==> flow/design.v <==
module uart_cir (
    clk         ,
    rst_n       ,
    rx_uart     ,
    tx_uart     ,
    led
);
input   clk         ;
input   rst_n       ;
input   rx_uart     ;
output  tx_uart     ;
output [2:0]    led ;
    wire    rx_flag     ;
    wire [7:0] rx_data  ;
uart_rx  u_uart (
    .clk                     ( clk             ),
    .rst_n                   ( rst_n           ),
    .rx_uart                 ( rx_uart         ),
    .led                     ( led      [2:0]  ),
    .out_data                ( rx_data  [7:0]  ),
    .out_flag                ( rx_flag         )
);
uart_tx u_uart_tx (
    .clk                     ( clk            ),
    .rst_n                   ( rst_n          ),
    .in_data                 ( rx_data  [7:0] ),
    .in_flag                 ( rx_flag        ),
    .tx_uart                 ( tx_uart        )
);
endmodule  
module uart_rx (
    clk     ,
    rst_n   ,
    led     ,
    rx_uart ,
    out_data ,
    out_flag
);
input       clk     ;
input       rst_n   ;
input       rx_uart ;
output[2:0] led     ;
output[7:0] out_data ;
output      out_flag ;
parameter TIMES     = 5208  ;
parameter TIMES2    = 10     ;
reg [12:0]  cnt0        ;
wire        add_cnt0    ;
wire        end_cnt0    ;
reg [3:0]   cnt1        ;
wire        add_cnt1    ;
wire        end_cnt1    ;
reg         rx_uart_ff0 ;
reg         rx_uart_ff1 ;
reg         rx_uart_ff2 ;
reg         flag_add    ;
reg [2:0]   led         ;
reg         rx_flag     ;
reg [7:0]   rx_data     ;
reg         bit_flag    ;
reg         out_flag    ;
reg [7:0]   out_data    ;
always @( posedge clk or negedge rst_n ) begin
    if(!rst_n)begin
        cnt0 <= 0;
    end
    else if(add_cnt0)begin
        if(end_cnt0)begin
            cnt0 <= 0;
        end
        else begin
            cnt0 <= cnt0 + 1;
        end
    end    
end
assign add_cnt0 = flag_add;
assign end_cnt0 = add_cnt0 && cnt0== TIMES - 1;
always @( posedge clk or negedge rst_n ) begin
    if(!rst_n)begin
        cnt1 <= 0;
    end
    else if(add_cnt1)begin
        if(end_cnt1)begin
            cnt1 <= 0;
        end
        else begin
            cnt1 <= cnt1 + 1;
        end
    end    
end
assign add_cnt1 = end_cnt0;
assign end_cnt1 = add_cnt1 && cnt1== TIMES2 - 1;
always @( posedge clk or negedge rst_n ) begin
    if(!rst_n)begin
        rx_uart_ff0 <= 1;
        rx_uart_ff1 <= 1;
        rx_uart_ff2 <= 1;
    end
    else begin
        rx_uart_ff0 <= rx_uart;
        rx_uart_ff1 <= rx_uart_ff0;
        rx_uart_ff2 <= rx_uart_ff1;
    end    
end
assign add_cnt1 = end_cnt0;
assign end_cnt1 = add_cnt1 && cnt1== TIMES2 - 1;
always @( posedge clk or negedge rst_n ) begin
    if(!rst_n)begin
        flag_add <= 0;
    end
    else if(rx_uart_ff1==0 && rx_uart_ff2==1)begin
        flag_add <= 1;
    end
    else if(end_cnt1)begin
        flag_add <= 0;
    end    
end
always @( posedge clk or negedge rst_n ) begin
    if(!rst_n)begin
        led <= 0;
    end
    else if(cnt0==TIMES/2 - 1 && flag_add && cnt1 > 0 && cnt1 < 4)begin
        led[cnt1 -1] <= rx_uart_ff2;
    end    
end
always @( posedge clk or negedge rst_n ) begin
    if(!rst_n)begin
        bit_flag <= 0;
    end
    else if(cnt0==TIMES/2 - 1 && flag_add && cnt1 > 0)begin
        bit_flag <= 1;
    end   
    else 
        bit_flag <= 0; 
end
always @( posedge clk or negedge rst_n ) begin
    if(!rst_n) begin
        rx_data <= 0;
    end
    else    if(cnt1 >= 1 && cnt1 <= 8 && bit_flag == 1) begin
        rx_data <=  {rx_uart_ff2,rx_data[7:1]};
    end
    else    if(cnt1 == 9)
        rx_data <= 1;
end
always @( posedge clk or negedge rst_n ) begin
    if(!rst_n) begin
        rx_flag <= 0;
    end
    else    if(cnt1 == 8 && bit_flag == 1)
        rx_flag <= 1;
    else
        rx_flag <= 0;     
    end
always @( posedge clk or negedge rst_n ) begin
    if(!rst_n) begin
        out_data <= 0;
    end
    else    if(rx_flag == 1)
        out_data <= rx_data;
end
always @( posedge clk or negedge rst_n ) begin
    if(!rst_n) begin
        out_flag <= 0;
    end
    else
        out_flag <= rx_flag;
end
endmodule
module uart_tx (
    clk         ,
    rst_n       ,
    in_data     ,
    in_flag     ,
    tx_uart
);
    input       clk         ;
    input       rst_n       ;
    input [7:0] in_data     ;
    input       in_flag     ;
    output      tx_uart     ;
    parameter TIMES = 5208  ;
    parameter TIMES2 = 10   ; 
    reg [12:0]  cnt0        ;
    wire        add_cnt0    ;
    wire        end_cnt0    ;
    reg [3:0]   cnt1        ;   
    wire        add_cnt1    ;
    wire        end_cnt1    ;
    reg [7:0]   send_data   ;
    wire        in_flag     ;
    reg         send_flag   ;    
    reg         tx_uart     ;
always @( posedge clk or negedge rst_n ) begin
    if(!rst_n)begin
        cnt0 <= 0;
    end
    else if(add_cnt0)begin
        if(end_cnt0)begin
            cnt0 <= 0;
        end
        else begin
            cnt0 <= cnt0 + 1;
        end
    end    
end
assign add_cnt0 = send_flag;
assign end_cnt0 = add_cnt0 && cnt0== TIMES - 1;
always @( posedge clk or negedge rst_n ) begin
    if(!rst_n)begin
        cnt1 <= 0;
    end
    else if(add_cnt1)begin
        if(end_cnt1)begin
            cnt1 <= 0;
        end
        else begin
            cnt1 <= cnt1 + 1;
        end
    end    
end
assign add_cnt1 = end_cnt0;
assign end_cnt1 = add_cnt1 && cnt1== TIMES2 - 1;
always @( posedge clk or negedge rst_n ) begin
    if(!rst_n) begin
        send_flag <= 0;
    end
    else    if(in_flag) begin
        send_flag <=  1;
    end
    else  if(end_cnt1) begin
        send_flag <=  0;
    end 
    else
        send_flag <=  send_flag;
end
always @( posedge clk or negedge rst_n ) begin
    if(!rst_n) begin
        send_data <= 0;
    end
    else    if(send_flag) begin
        send_data <=  in_data;
    end
    else  begin
        send_data <=  send_data;
    end
end
always @( posedge clk or negedge rst_n ) begin
    if(!rst_n) begin
        tx_uart <= 1; 
    end
    else    if(send_flag == 1) begin  
        case(cnt1)
            0   :tx_uart <= 0           ;
            1   :tx_uart <= send_data[0];
            2   :tx_uart <= send_data[1];
            3   :tx_uart <= send_data[2];
            4   :tx_uart <= send_data[3];
            5   :tx_uart <= send_data[4];
            6   :tx_uart <= send_data[5];
            7   :tx_uart <= send_data[6];
            8   :tx_uart <= send_data[7];
            9   :tx_uart <= 1           ;
            default tx_uart <= 1        ;
        endcase
    end
end
endmodule
### Reports on uart_cir

What the tools print for uart_cir, step after step.
Lines are those of the file above, counted from 1.
Cell names lack the library's common part.
The mark -- stands for no value.

* design top: uart_cir
* clock: clk
* standard-cell library: sky130hd
* library corner: tt_025C_1v80

### Word level

Counts by Yosys on the flattened word-level netlist (proc, flatten, opt, wreduce; memories kept). Register bits leave out memories and registers merged into their read ports (data or address). Print and check cells are left out. Cells with the same type and inputs are merged into one.

* register bits after elaboration: 70
* output and inout port bits: 4

* add/subtract/negate cells: 6
* magnitude comparators: 4
* equal/unequal tests: 14
* shift-type cells: 2
* mux-type cells: 13
* bitwise operators: 4
* reductions and logical operators: 15

Operators with widths (number)
* 1-bit by 33-bit variable shift with 3-bit output: 1
* 1-bit by 33-bit variable shift with 3-bit output with constant A: 1
* 32-bit negator with 33-bit output: 1
* 13-bit by 1-bit adder with 13-bit output with constant B: 2
* 13-bit == test with constant B: 2
* 13-bit 2-to-1 mux: 2
* 4-bit by 3-bit == test with 1-bit output with constant B: 4
* 4-bit == test with constant B: 4
* 8-bit 2-to-1 mux: 2
* 13-bit by 12-bit == test with 1-bit output with constant B: 1
* 1-bit logical AND: 11
* 1-bit case mux with 9-bit select: 1
* 4-bit by 1-bit adder with 4-bit output with constant B: 2
* 4-bit by 2-bit == test with 1-bit output with constant B: 2
* 4-bit 2-to-1 mux: 2
* 2-bit nonzero test: 3
* 1-bit 2-to-1 mux: 6
* 4-bit by 1-bit subtractor with 5-bit output with constant B: 1
* 4-bit by 1-bit >= comparator with 1-bit output with constant B: 1
* 4-bit by 1-bit greater-than comparator with 1-bit output with constant B: 1
* 4-bit by 1-bit == test with 1-bit output with constant B: 1
* 4-bit by 3-bit < comparator with 1-bit output with constant B: 1
* 4-bit less-or-equal comparator with constant B: 1
* 4-bit zero test: 1
* 3-bit bitwise AND: 1
* 3-bit OR: 1
* 3-bit NOT: 1
* 1-bit NOT: 1

### Logic depth

Yosys ltp: most cells in a row. Word level: on the elaborated netlist, between registers, memories and ports. Mapped: between sequential cells and ports; inverters and the memories' decode and read muxes count.

* depth in word-level cells: 6
* ABC_AREA: 0
* depth in mapped cells: 10
* depth with buffers taken out: 9

### After synthesis

Yosys stat after the flow's synthesis: flattened, memories mapped to cells. It holds for the ABC_AREA given above (unset counts as 0); a run with the other value may have another netlist.

Cell types
* dfrtp_1: number 66, area in all 1.65E+03 µm²
* mux2_2: number 21, area in all 236.477 µm²
* ha_1: number 16, area in all 200.192 µm²
* xor2_1: number 13, area in all 113.859 µm²
* dfstp_2: number 4, area in all 105.101 µm²
* xnor2_1: number 11, area in all 96.342 µm²
* nand2_1: number 25, area in all 93.84 µm²
* nor2_1: number 19, area in all 71.318 µm²
* mux2i_1: number 7, area in all 70.067 µm²
* inv_1: number 18, area in all 67.565 µm²
* o21ai_0: number 12, area in all 60.058 µm²
* and3_1: number 9, area in all 56.304 µm²
* nand3_1: number 10, area in all 50.048 µm²
* nand4_1: number 8, area in all 50.048 µm²
* nor4bb_1: number 5, area in all 50.048 µm²
* a21oi_1: number 9, area in all 45.043 µm²
* or3_1: number 6, area in all 37.536 µm²
* nor3_1: number 6, area in all 30.029 µm²

Other cell types: 33; their cells: 55.

* cell count: 320
* chip area (Yosys): 3499.6 µm²
* mapped flip-flops: 70
* buffer cells: 11

The figures by module come from a second, unflattened synthesis with its own total; it is not the netlist above.

* cells (unflattened synthesis): 321
* area total of the unflattened synthesis: 3505.9 µm²

Each row is one instance without its submodules.

By module
* uart_rx: times used 1, cells 205, area 2183.3 µm², seq. area 1079.8 µm²
* uart_tx: times used 1, cells 116, area 1322.5 µm², seq. area 676.9 µm²
* uart_cir: times used 1, cells 0, area 0.0 µm², seq. area 0.0 µm²

### Worst setup path after synthesis

OpenSTA on the mapped netlist: ideal clock, no wires. The path of least setup slack (recovery checks aside). Input and output delay are each 20% of the period. Register names are those of the netlist, which keeps one name where synthesis merged equal registers.

* path kind: reg-to-reg
* from: reg u_uart.cnt1[0]
* to: reg u_uart.led[0]
* period: 2.87 ns
* setup time: 0.125 ns
* data arrival time: 2.831 ns
* path slack: -0.086 ns
* delay of the path: 2.956 ns
* stages: 10
* path buffers: 0
* period reached after synthesis: 2.956 ns

"delay of the path" is the arrival time less input delay plus setup time.
"stages" counts driving pins, that of a launching flip-flop among them; a cell with two outputs on the path counts twice.
"period reached after synthesis" is the clock period less the worst setup slack; recovery checks do not enter. This is arithmetic on one report: input and output delays are still those of the set period (20% each).
The rows between start and end are the longest chain of elaborated cells between them; the timing report does not say that the signal goes this way. Where chains are equally long, one stands for them.
A line is the first line of the expression or statement that the cell stems from. Yosys adds cells for indexed reads and writes and turns some case tables into memories.
At most two assigning lines are given for a register; there are more.
Where a signal picks the word or bit written, the line may be left out of the assigning lines.

* cells stage by stage: dfrtp_1 > inv_1 > ha_1 > xor2_1 > or3_1 > ha_1 > or3_1 > or4_1 > nor4b_1 > mux2_2
* length of the longest elaborated chain: 6
* elaborated cells between the ends (all ways): 11
* those cells by class: 2 x add/sub; 2 x compare; 2 x shift; 3 x logic; 2 x reduce/logical

Ends and longest elaborated chain, after synthesis
* start, declared: line 50 `reg [3:0]   cnt1        ;`
* start, assigned: line 80 `cnt1 <= 0;`
* start, assigned: line 87 `cnt1 <= cnt1 + 1;`
* 4-bit by 1-bit subtractor with 5-bit output: line 123 `led[cnt1 -1] <= rx_uart_ff2;`
* 32-bit negator with 33-bit output: line 123
* 1-bit by 33-bit variable shift with 3-bit output: line 123
* 3-bit NOT: line 123
* 3-bit bitwise AND: line 123
* 3-bit OR: line 123
* end, assigned: line 120 `led <= 0;`
* end, declared: line 42 `output[2:0] led     ;`

### Timing after layout

Path of least setup slack in the final report of entry A (OpenROAD, finished layout, wires in). Where an end is a register, its clock arrival counts in the times.

* path kind: reg-to-reg
* from: reg u_uart.cnt1[0]
* to: reg u_uart.led[0]
* period: 4.53 ns
* setup time: 0.11 ns
* data arrival time: 3.48 ns
* path slack: 1.27 ns
* stages: 10
* path buffers: 0

The rows between start and end are the longest chain of elaborated cells between them; the timing report does not say that the signal goes this way. Where chains are equally long, one stands for them.
At most two assigning lines are given for a register; there are more.
Where a signal picks the word or bit written, the line may be left out of the assigning lines.

* cells stage by stage: dfrtp_1 > inv_1 > ha_1 > xor2_1 > or3_1 > ha_1 > or3_1 > or4_1 > nor4b_1 > mux2_2
* length of the longest elaborated chain: 6
* elaborated cells between the ends (all ways): 11
* those cells by class: 2 x add/sub; 2 x compare; 2 x shift; 3 x logic; 2 x reduce/logical

Ends and longest elaborated chain, after layout
* start, declared: line 50 `reg [3:0]   cnt1        ;`
* start, assigned: line 80 `cnt1 <= 0;`
* start, assigned: line 87 `cnt1 <= cnt1 + 1;`
* 4-bit by 1-bit subtractor with 5-bit output: line 123 `led[cnt1 -1] <= rx_uart_ff2;`
* 32-bit negator with 33-bit output: line 123
* 1-bit by 33-bit variable shift with 3-bit output: line 123
* 3-bit NOT: line 123
* 3-bit bitwise AND: line 123
* 3-bit OR: line 123
* end, assigned: line 120 `led <= 0;`
* end, declared: line 42 `output[2:0] led     ;`

## Implementation results

uart_cir through Yosys and OpenROAD on sky130hd: 2 stored runs, unordered, with their settings and measured results. The constraints put input and output delay at 20% of the set period each and load the outputs with 0.01 pF.
"clock period reached" = clock period - worst setup slack. The figure is calculated, with input and output delays left at 20% of the set period.
"allowed time less slack (worst setup path)" means the part of the period allowed to the worst setup path (the constraints hold back 20% at inputs and 20% at outputs) less its slack; where the path has registers, the arrival times of their clocks count too.
"total power of the final layout" rests on the timing tool's default activity at the inputs, not on a simulated workload.

### Entry A

==> flow/run.sh <==
#!/bin/bash
# the make line also repeats the synthesis and layout settings of config.mk as NAME=value (left out here)
make -C /OpenROAD-flow-scripts/flow DESIGN_CONFIG=/design/flow/config.mk WORK_HOME=/design/flow/orfs CLKGATE_MAP_FILE= finish
==> flow/config.mk <==
export PLATFORM = sky130hd
export DESIGN_NAME = uart_cir
export DESIGN_NICKNAME = uart_cir
export VERILOG_FILES = /design/flow/design.v
export SDC_FILE = /design/flow/constraint.sdc
export NUM_CORES = 4
export LEC_CHECK = 0
export ABC_AREA = 0
export CAP_MARGIN = 20
export CORE_ASPECT_RATIO = 0.54
export CORE_MARGIN = 2
export CORE_UTILIZATION = 22
export CTS_CLUSTER_DIAMETER = 189
export CTS_CLUSTER_SIZE = 47
export GPL_TIMING_DRIVEN = 1
export PLACE_DENSITY = 0.7
export SETUP_SLACK_MARGIN = 0.07
export SLEW_MARGIN = 20
==> flow/constraint.sdc <==
create_clock -name core_clock -period 4.53 [get_ports {clk}]
set_input_delay 0.9060 -clock core_clock [delete_from_list [all_inputs] [get_ports {clk}]]
set_output_delay 0.9060 -clock core_clock [all_outputs]
set_load 0.01 [all_outputs]

Results of entry A:
- Synthesis area: 3499.6 µm²
- Area of the die: 16980.4 µm²
- Standard-cell area after layout: 4097.7 µm²
- Utilization: 26.7 %
- Setup slack of the critical path: 1.270 ns
- Total negative setup slack: 0.000 ns
- Worst-case hold slack: 0.356 ns
- Total power of the final layout: 1527 uW
- Clock period reached: 3.260 ns
- Allowed time less slack (worst setup path): 3.26 ns
- Kind of the worst setup path: reg-to-reg

### Entry B

==> flow/run.sh <==
#!/bin/bash
# the make line also repeats the synthesis and layout settings of config.mk as NAME=value (left out here)
make -C /OpenROAD-flow-scripts/flow DESIGN_CONFIG=/design/flow/config.mk WORK_HOME=/design/flow/orfs CLKGATE_MAP_FILE= finish
==> flow/config.mk <==
export PLATFORM = sky130hd
export DESIGN_NAME = uart_cir
export DESIGN_NICKNAME = uart_cir
export VERILOG_FILES = /design/flow/design.v
export SDC_FILE = /design/flow/constraint.sdc
export NUM_CORES = 4
export LEC_CHECK = 0
export CAP_MARGIN = 20
export CORE_MARGIN = 2
export CORE_UTILIZATION = 40
export SLEW_MARGIN = 20
==> flow/constraint.sdc <==
create_clock -name core_clock -period 4.62 [get_ports {clk}]
set_input_delay 0.9240 -clock core_clock [delete_from_list [all_inputs] [get_ports {clk}]]
set_output_delay 0.9240 -clock core_clock [all_outputs]
set_load 0.01 [all_outputs]

Results of entry B:
- Synthesis area: 3499.6 µm²
- Area of the die: 9513.1 µm²
- Standard-cell area after layout: 3819.9 µm²
- Utilization: 44.5 %
- Setup slack of the critical path: 1.440 ns
- Total negative setup slack: 0.000 ns
- Worst-case hold slack: 0.358 ns
- Total power of the final layout: 1233 uW
- Clock period reached: 3.180 ns
- Allowed time less slack (worst setup path): 3.18 ns
- Kind of the worst setup path: reg-to-reg
